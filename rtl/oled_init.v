==> flow/design.v <==
module oled_init(
	input clk,					 
	input rst_n,				 
	input write_done,			 
	output reg oled_rst,		 
	output reg oled_dc,		 
	output reg [7:0] data,	 
	output reg ena_write,	 
	output init_done			 
);
reg [20:0] us_cnt;			 
reg us_cnt_clr;				 
parameter RST_NUM = 10;		 
parameter Rst=0,Init=1,OledOn=2,ClearCmd=3,ClearData=4,WaitInit=5,WaitOn=6,WaitClearCmd=7,WaitClearData=8,Done=9;
reg[3:0] state,next_state; 
reg [7:0] init_cmd[27:0];	 
reg [4:0] init_cmd_cnt;		 
reg [7:0] oled_on_cmd[2:0]; 
reg [1:0] oled_on_cmd_cnt;	 
reg [7:0] clear_cmd[24:0];	 
reg [4:0] clear_cmd_cnt;	 
reg [10:0] clear_data_cnt;	 
initial begin	
	init_cmd[0] = 8'hAE;				init_cmd[1] = 8'hD5;				init_cmd[2] = 8'h80;				init_cmd[3] = 8'hA8;
	init_cmd[4] = 8'h3F;				init_cmd[5] = 8'hD3;				init_cmd[6] = 8'h00;				init_cmd[7] = 8'h40;
	init_cmd[8] = 8'h8D;				init_cmd[9] = 8'h10|8'h04;		init_cmd[10] = 8'h20;			init_cmd[11] = 8'h02;
	init_cmd[12] = 8'hA0|8'h01;	init_cmd[13] = 8'hC0;			init_cmd[14] = 8'hDA;			init_cmd[15] = 8'h02|8'h10;
	init_cmd[16] = 8'h81;			init_cmd[17] = 8'hCF;			init_cmd[18] = 8'hD9;			init_cmd[19] = 8'hF1;
	init_cmd[20] = 8'hDB;			init_cmd[21] = 8'h40;			init_cmd[22] = 8'hA4|8'h00;	init_cmd[23] = 8'hA6|8'h00;
	init_cmd[24] = 8'hAE|8'h01;
end
initial begin
	oled_on_cmd[0] = 8'h8D;oled_on_cmd[1] = 8'h14;oled_on_cmd[2] = 8'hAF;
end
initial begin
	clear_cmd[0] = 8'hB0;clear_cmd[1] = 8'h00;clear_cmd[2] = 8'h10; 
	clear_cmd[3] = 8'hB1;clear_cmd[4] = 8'h00;clear_cmd[5] = 8'h10; 
	clear_cmd[6] = 8'hB2;clear_cmd[7] = 8'h00;clear_cmd[8] = 8'h10; 
	clear_cmd[9] = 8'hB3;clear_cmd[10] = 8'h00;clear_cmd[11] = 8'h10; 
	clear_cmd[12] = 8'hB4;clear_cmd[13] = 8'h00;clear_cmd[14] = 8'h10; 
	clear_cmd[15] = 8'hB5;clear_cmd[16] = 8'h00;clear_cmd[17] = 8'h10; 
	clear_cmd[18] = 8'hB6;clear_cmd[19] = 8'h00;clear_cmd[20] = 8'h10; 
	clear_cmd[21] = 8'hB7;clear_cmd[22] = 8'h00;clear_cmd[23] = 8'h10; 
end
always @ (posedge clk or negedge rst_n) begin
    if (!rst_n)
        us_cnt <= 21'd0;
    else if (us_cnt_clr)
        us_cnt <= 21'd0;
    else 
        us_cnt <= us_cnt + 1'b1;
end 
always @(*) begin
	if(!rst_n) begin
		next_state = Rst;
	end
	else begin
		case(state)
			Rst: 
				next_state = us_cnt > RST_NUM ? Init : Rst;
			Init: 
				next_state = WaitInit;	 
			WaitInit: 
				next_state = (init_cmd_cnt == 5'd25&&write_done) ? OledOn : (write_done ? Init : WaitInit);	
			OledOn: 
				next_state = WaitOn;
			WaitOn: 
				next_state = (oled_on_cmd_cnt == 2'd3&&write_done) ? ClearCmd : (write_done ? OledOn : WaitOn);	
			ClearCmd: 
				next_state = WaitClearCmd;
			WaitClearCmd: 
				next_state = (clear_cmd_cnt % 2'd3 == 0 && write_done) ? ClearData : (write_done ? ClearCmd : WaitClearCmd);
			ClearData:
				next_state = WaitClearData;
			WaitClearData: 
				next_state = (clear_data_cnt == 11'd1024&&write_done) ? Done : (clear_data_cnt % 11'd128 == 0&&write_done ? ClearCmd : (write_done ? ClearData : WaitClearData));
			Done: 
				next_state = Done;
			default: 
				next_state = Rst;
		endcase
	end
end
always @(posedge clk,negedge rst_n) begin
	if(!rst_n) begin
		oled_rst <= 1'b0;
		us_cnt_clr <= 1'b1;
		oled_dc <= 1'b1;
		data <= 8'h10;
		ena_write <= 1'b0;
	end
	else begin
		case(state)
			Rst:begin
					oled_rst <= 1'b0;
					us_cnt_clr <= 1'b0;
			end
			Init:begin
				oled_rst <= 1'b1;
				us_cnt_clr <= 1'b1;	 
				ena_write <= 1'b1;			 
				oled_dc <= 1'b0;			 
				data <= init_cmd[init_cmd_cnt]; 
			end
			WaitInit: begin
				ena_write <= 1'b0;			 
			end
			OledOn:begin
				ena_write <= 1'b1;			 
				oled_dc <= 1'b0;			 
				data <= oled_on_cmd[oled_on_cmd_cnt];	
			end
			WaitOn:begin
				ena_write <= 1'b0;			 
			end
			ClearCmd:begin
				ena_write <= 1'b1;
				oled_dc <= 1'b0;
				data <= clear_cmd[clear_cmd_cnt];
			end
			WaitClearCmd:begin
				ena_write <= 1'b0;
			end
			ClearData:begin
				ena_write <= 1'b1;
				oled_dc <= 1'b1;
				data <= 8'h00;
			end
			WaitClearData:begin
				ena_write <= 1'b0;
			end
		endcase
	end
end
always @(posedge clk,negedge rst_n) begin
	if(!rst_n)	
		state <= Rst;
	else
		state <= next_state;
end
always @(posedge clk,negedge rst_n) begin
	if(!rst_n) begin
		init_cmd_cnt <= 5'd0;
		oled_on_cmd_cnt <= 4'd0;
		clear_cmd_cnt <=3'd0;
		clear_data_cnt <= 11'd0;
	end
	else begin
		case(state)
			Init:			init_cmd_cnt <= init_cmd_cnt + 1'b1;
			OledOn:		oled_on_cmd_cnt <= oled_on_cmd_cnt + 1'b1;
			ClearCmd:	clear_cmd_cnt <= clear_cmd_cnt + 1'b1;
			ClearData:	clear_data_cnt <= clear_data_cnt + 1'b1;
			default:begin
				init_cmd_cnt <= init_cmd_cnt;
				oled_on_cmd_cnt <= oled_on_cmd_cnt;
				clear_cmd_cnt <= clear_cmd_cnt;
				clear_data_cnt <= clear_data_cnt;
			end
		endcase
	end
end
assign init_done = (state == Done);
endmodule
---- Reports on oled_init ----
What the tools print for oled_init, step after step.
Line numbers count from 1 in the design file above.
Operators: Yosys type, input widths -> output width; for muxes data width and select width s.
Library cell names are shortened.
A cell with - has no value.
design
  top module .............................. oled_init
  clock input ............................. clk
  library ................................. sky130hd
  corner .................................. tt_025C_1v80

---- Word level ----
Counts by Yosys on the flattened word-level netlist (proc, flatten, opt, wreduce; memories kept). Register bits leave out memories and registers merged into their read ports (data or address). Print and check cells are left out.
Yosys's memory passes give these memory sizes; they may raise the number of words (mostly to a power of two), join words into wider ones and drop unused or constant bits.
word-level totals
  output and inout port bits .............. 12
  memories kept ........................... 3
  bits in read-only memories .............. 392
  bits of input ports ..................... 3
  bits in registers ....................... 60
cells by class
  $lt $le $gt $ge ......................... 1
  eq/ne operators ......................... 12
  divide/modulo/power cells ............... 1
  multiplexer cells ....................... 17
  reduce/logical cells .................... 15
  add/sub/neg operators ................... 5
memory list
  memory       depth  width  rd ports  write ports  line  text
  init_cmd     28     8      1         0            16    reg [7:0] init_cmd[27:0];
  clear_cmd    25     6      1         0            20    reg [7:0] clear_cmd[24:0];
  oled_on_cmd  3      6      1         0            18    reg [7:0] oled_on_cmd[2:0];
operators by type and width
  cell                   number
  $logic_not 32->1       2
  $mod 5x2->32 const B   1
  $pmux 4 s10            1
  $pmux 8 s4             1
  $add 21x1->21 const B  1
  $gt 21x4->1 const B    1
  $mux 21                1
  $mux 3                 6
  $eq 4x3->1 const B     4
  $mux 4                 4
  $add 11x1->11 const B  1
  $eq 11x11->1 const B   1
  $add 5x1->5 const B    2
  $eq 4x2->1 const B     2
  $eq 4x4->1 const B     2
  $reduce_or 4->1        2
  $reduce_bool 2->1      3
  $pmux 1 s2             3
  $logic_and 1x1->1      5
  $eq 5x5->1 const B     1
  $eq 4x1->1 const B     1
  $logic_not 4->1        1
  $reduce_bool 4->1      1
  $reduce_or 3->1        1
  $add 2x1->2 const B    1
  $eq 2x2->1 const B     1
  $mux 1                 1

---- Longest topological paths ----
Yosys ltp: most cells in a row. Word level: on the elaborated netlist, between registers, memories and ports. Mapped: between sequential cells and ports; inverters and the memories' decode and read muxes count.
depth
  word-level depth ........................ 6
  ABC_AREA ................................ 0
  depth in mapped cells ................... 17
  mapped depth without buffers ............ 14

---- Netlist ----
Yosys stat after the flow's synthesis: flattened, memories mapped to cells. It holds for the ABC_AREA given above (unset counts as 0); a run with the other value may have another netlist.
cell types
  type      number
  dfrtp_1   62
  ha_1      23
  nor2_1    46
  xnor2_1   19
  xor2_1    19
  nand2_1   35
  nand3_1   22
  dfstp_2   4
  o21ai_0   19
  a21oi_1   18
  clkbuf_1  22
  nand4_1   11
  inv_1     17
  nor2b_1   10
  o22ai_1   9
  mux4_2    2
  nor4_1    7
  a21o_1    5
Other cell types: 41; their cells: 87.
synthesis totals
  mapped cells ............................ 437
  buffer cells ............................ 26
  cell area after synthesis ............... 4022.6 um2
  flip-flop cells ......................... 66

---- Timing after synthesis ----
Path of least setup slack by OpenSTA after synthesis, without wires, with an ideal clock, recovery checks aside; 20% of the period is set as input and as output delay. Where synthesis merged equal registers, the netlist keeps one of their names.
timing path post-synthesis
  path type ............................... reg2reg
  start point ............................. reg clear_cmd_cnt[3]
  end point ............................... reg state
  stages on the path ...................... 18
  data arrival time ....................... 3.762 ns
  period .................................. 4.75 ns
  setup slack ............................. 0.868 ns
  library setup time ...................... 0.120 ns
  delay of the path ....................... 3.882 ns
  path buffers ............................ 3
  synthesis period reached ................ 3.882 ns
"delay of the path" = arrival - input delay + setup time.
"stages on the path" counts driving pins, that of a launching flip-flop among them; a cell with two outputs on the path counts twice.
"synthesis period reached" is the clock period less the worst setup slack; recovery checks do not enter. This is arithmetic on one report: input and output delays are still those of the set period (20% each).
Where an end lacks its bit number, it is one bit of the signal, or one of the new flip-flops if synthesis recoded a state register.
The rows between start and end are the longest chain of elaborated cells between them; the timing report does not say that the signal goes this way. Where chains are equally long, one stands for them.
A line is the first line of the expression or statement that the cell stems from. Yosys adds cells for indexed reads and writes and turns some case tables into memories.
A register here has more assigning lines than the two given.
between the ends, post-synthesis
  cell sequence ........................... dfrtp_1 -> clkbuf_1 -> clkbuf_1 -> ha_1 -> and4b_1 -> or3_4 -> and2_4 -> ha_1 -> buf_1 -> a221o_1 -> a31oi_4 -> xnor2_1 -> ha_1 -> nand2_1 -> o31ai_1 -> a2111oi_2 -> o211ai_1 -> o211a_1
  cells in the longest elaborated chain ... 6
  elaborated cells between the ends (all ways) .. 6
  source lines of those cells ............. 3
  classes of those cells .................. 1 x div; 3 x mux; 2 x reduce/logical
ends and longest elaborated chain, post-synthesis
  item                line  text
  start: declaration  21    reg [4:0] clear_cmd_cnt;
  start: assignment   152   ClearCmd: clear_cmd_cnt <= clear_cmd_cnt + 1'b1;
  start: assignment   157   clear_cmd_cnt <= clear_cmd_cnt;
  $mod 5x2->32        72    next_state = (clear_cmd_cnt % 2'd3 == 0 && write_done) ? ClearData : (write_done ? ClearCmd : WaitClearCmd);
  $logic_not 32->1    72
  $logic_and 1x1->1   72
  $mux 3              72
  $pmux 4 s10         58    case(state)
  $mux 4              54    if(!rst_n) begin
  end: assignment     137   state <= Rst;
  end: assignment     139   state <= next_state;
  end: declaration    15    reg[3:0] state,next_state;

---- Timing after layout ----
Path of least setup slack in the final report of entry A (OpenROAD, finished layout, wires in). Where an end is a register, its clock arrival counts in the times.
timing path after layout
  path type ............................... reg2reg
  start point ............................. reg clear_cmd_cnt[4]
  end point ............................... reg state
  library setup time ...................... 0.11 ns
  data arrival time ....................... 4.36 ns
  setup slack ............................. 1.39 ns
  stages on the path ...................... 15
  path buffers ............................ 0
  period .................................. 5.53 ns
Where an end lacks its bit number, it is one bit of the signal, or one of the new flip-flops if synthesis recoded a state register.
The rows between start and end are the longest chain of elaborated cells between them; the timing report does not say that the signal goes this way. Where chains are equally long, one stands for them.
A register here has more assigning lines than the two given.
between the ends, after layout
  cell sequence ........................... dfrtp_1 -> ha_1 -> and4b_1 -> or3_4 -> and2_4 -> ha_1 -> a221o_1 -> a31oi_4 -> xnor2_1 -> ha_1 -> nand2_1 -> o31ai_1 -> a2111oi_2 -> o211ai_1 -> o211a_1
  cells in the longest elaborated chain ... 6
  elaborated cells between the ends (all ways) .. 6
  source lines of those cells ............. 3
  classes of those cells .................. 1 x div; 3 x mux; 2 x reduce/logical
ends and longest elaborated chain, after layout
  item                line  text
  start: declaration  21    reg [4:0] clear_cmd_cnt;
  start: assignment   152   ClearCmd: clear_cmd_cnt <= clear_cmd_cnt + 1'b1;
  start: assignment   157   clear_cmd_cnt <= clear_cmd_cnt;
  $mod 5x2->32        72    next_state = (clear_cmd_cnt % 2'd3 == 0 && write_done) ? ClearData : (write_done ? ClearCmd : WaitClearCmd);
  $logic_not 32->1    72
  $logic_and 1x1->1   72
  $mux 3              72
  $pmux 4 s10         58    case(state)
  $mux 4              54    if(!rst_n) begin
  end: assignment     137   state <= Rst;
  end: assignment     139   state <= next_state;
  end: declaration    15    reg[3:0] state,next_state;

--- measured runs ---
Module oled_init, platform sky130hd: 2 stored runs of the flow (Yosys, OpenROAD) with differing settings, in no particular order. Input and output delays are each 20% of the period that was set; the output load is 0.01 pF.
"achieved clock period (ns)" means the clock period less the worst setup slack. The figure is calculated, with input and output delays left at 20% of the set period.
"worst setup path time (ns)" means the part of the period allowed to the worst setup path (the constraints hold back 20% at inputs and 20% at outputs) less its slack; where the path has registers, the arrival times of their clocks count too.
By "finish__power__total" is meant OpenSTA's value without simulated activity: inputs other than the clock are taken to toggle once in ten clock periods, and the tool carries that through the logic.

Flow files of entry A
==> flow/run.sh <==
#!/bin/bash
# the make line also repeats the synthesis and layout settings of config.mk as NAME=value (left out here)
make -C /OpenROAD-flow-scripts/flow DESIGN_CONFIG=/design/flow/config.mk WORK_HOME=/design/flow/orfs CLKGATE_MAP_FILE= finish
==> flow/config.mk <==
export PLATFORM = sky130hd
export DESIGN_NAME = oled_init
export DESIGN_NICKNAME = oled_init
export VERILOG_FILES = /design/flow/design.v
export SDC_FILE = /design/flow/constraint.sdc
export NUM_CORES = 4
export LEC_CHECK = 0
export CAP_MARGIN = 10
export CELL_PAD_IN_SITES_DETAIL_PLACEMENT = 1
export CORE_ASPECT_RATIO = 1.67
export CORE_MARGIN = 2
export CORE_UTILIZATION = 20
export GPL_TIMING_DRIVEN = 1
export PLACE_DENSITY_LB_ADDON = 0.29
export SETUP_SLACK_MARGIN = 0.15
export SLEW_MARGIN = 10
export TNS_END_PERCENT = 95
==> flow/constraint.sdc <==
create_clock -name core_clock -period 5.53 [get_ports {clk}]
set_input_delay 1.1060 -clock core_clock [delete_from_list [all_inputs] [get_ports {clk}]]
set_output_delay 1.1060 -clock core_clock [all_outputs]
set_load 0.01 [all_outputs]

report of entry A
yosys chip area after synthesis (um^2): 4022.6
finish__design__die__area: 21301.0
finish__design__instance__area__stdcell: 4673.2
finish__design__instance__utilization: 0.2352
finish__timing__setup__ws: 1.387
finish__timing__setup__tns: 0.000
finish__timing__hold__ws: 0.463
finish__power__total: 1.780e-03
achieved clock period (ns): 4.143
worst setup path time (ns): 4.14
worst setup path kind: reg2reg

Flow files of entry B
==> flow/run.sh <==
#!/bin/bash
# the make line also repeats the synthesis and layout settings of config.mk as NAME=value (left out here)
make -C /OpenROAD-flow-scripts/flow DESIGN_CONFIG=/design/flow/config.mk WORK_HOME=/design/flow/orfs CLKGATE_MAP_FILE= finish
==> flow/config.mk <==
export PLATFORM = sky130hd
export DESIGN_NAME = oled_init
export DESIGN_NICKNAME = oled_init
export VERILOG_FILES = /design/flow/design.v
export SDC_FILE = /design/flow/constraint.sdc
export NUM_CORES = 4
export LEC_CHECK = 0
export CAP_MARGIN = 20
export CELL_PAD_IN_SITES_DETAIL_PLACEMENT = 1
export CELL_PAD_IN_SITES_GLOBAL_PLACEMENT = 2
export CORE_MARGIN = 9
export CORE_UTILIZATION = 44
export PLACE_DENSITY_LB_ADDON = 0.2
export SLEW_MARGIN = 20
export TNS_END_PERCENT = 90
==> flow/constraint.sdc <==
create_clock -name core_clock -period 3.9 [get_ports {clk}]
set_input_delay 0.7800 -clock core_clock [delete_from_list [all_inputs] [get_ports {clk}]]
set_output_delay 0.7800 -clock core_clock [all_outputs]
set_load 0.01 [all_outputs]

report of entry B
yosys chip area after synthesis (um^2): 4022.6
finish__design__die__area: 12908.4
finish__design__instance__area__stdcell: 4453.0
finish__design__instance__utilization: 0.5057
finish__timing__setup__ws: 0.218
finish__timing__setup__tns: 0.000
finish__timing__hold__ws: 0.453
finish__power__total: 2.293e-03
achieved clock period (ns): 3.682
worst setup path time (ns): 3.68
worst setup path kind: reg2reg
--- end ---
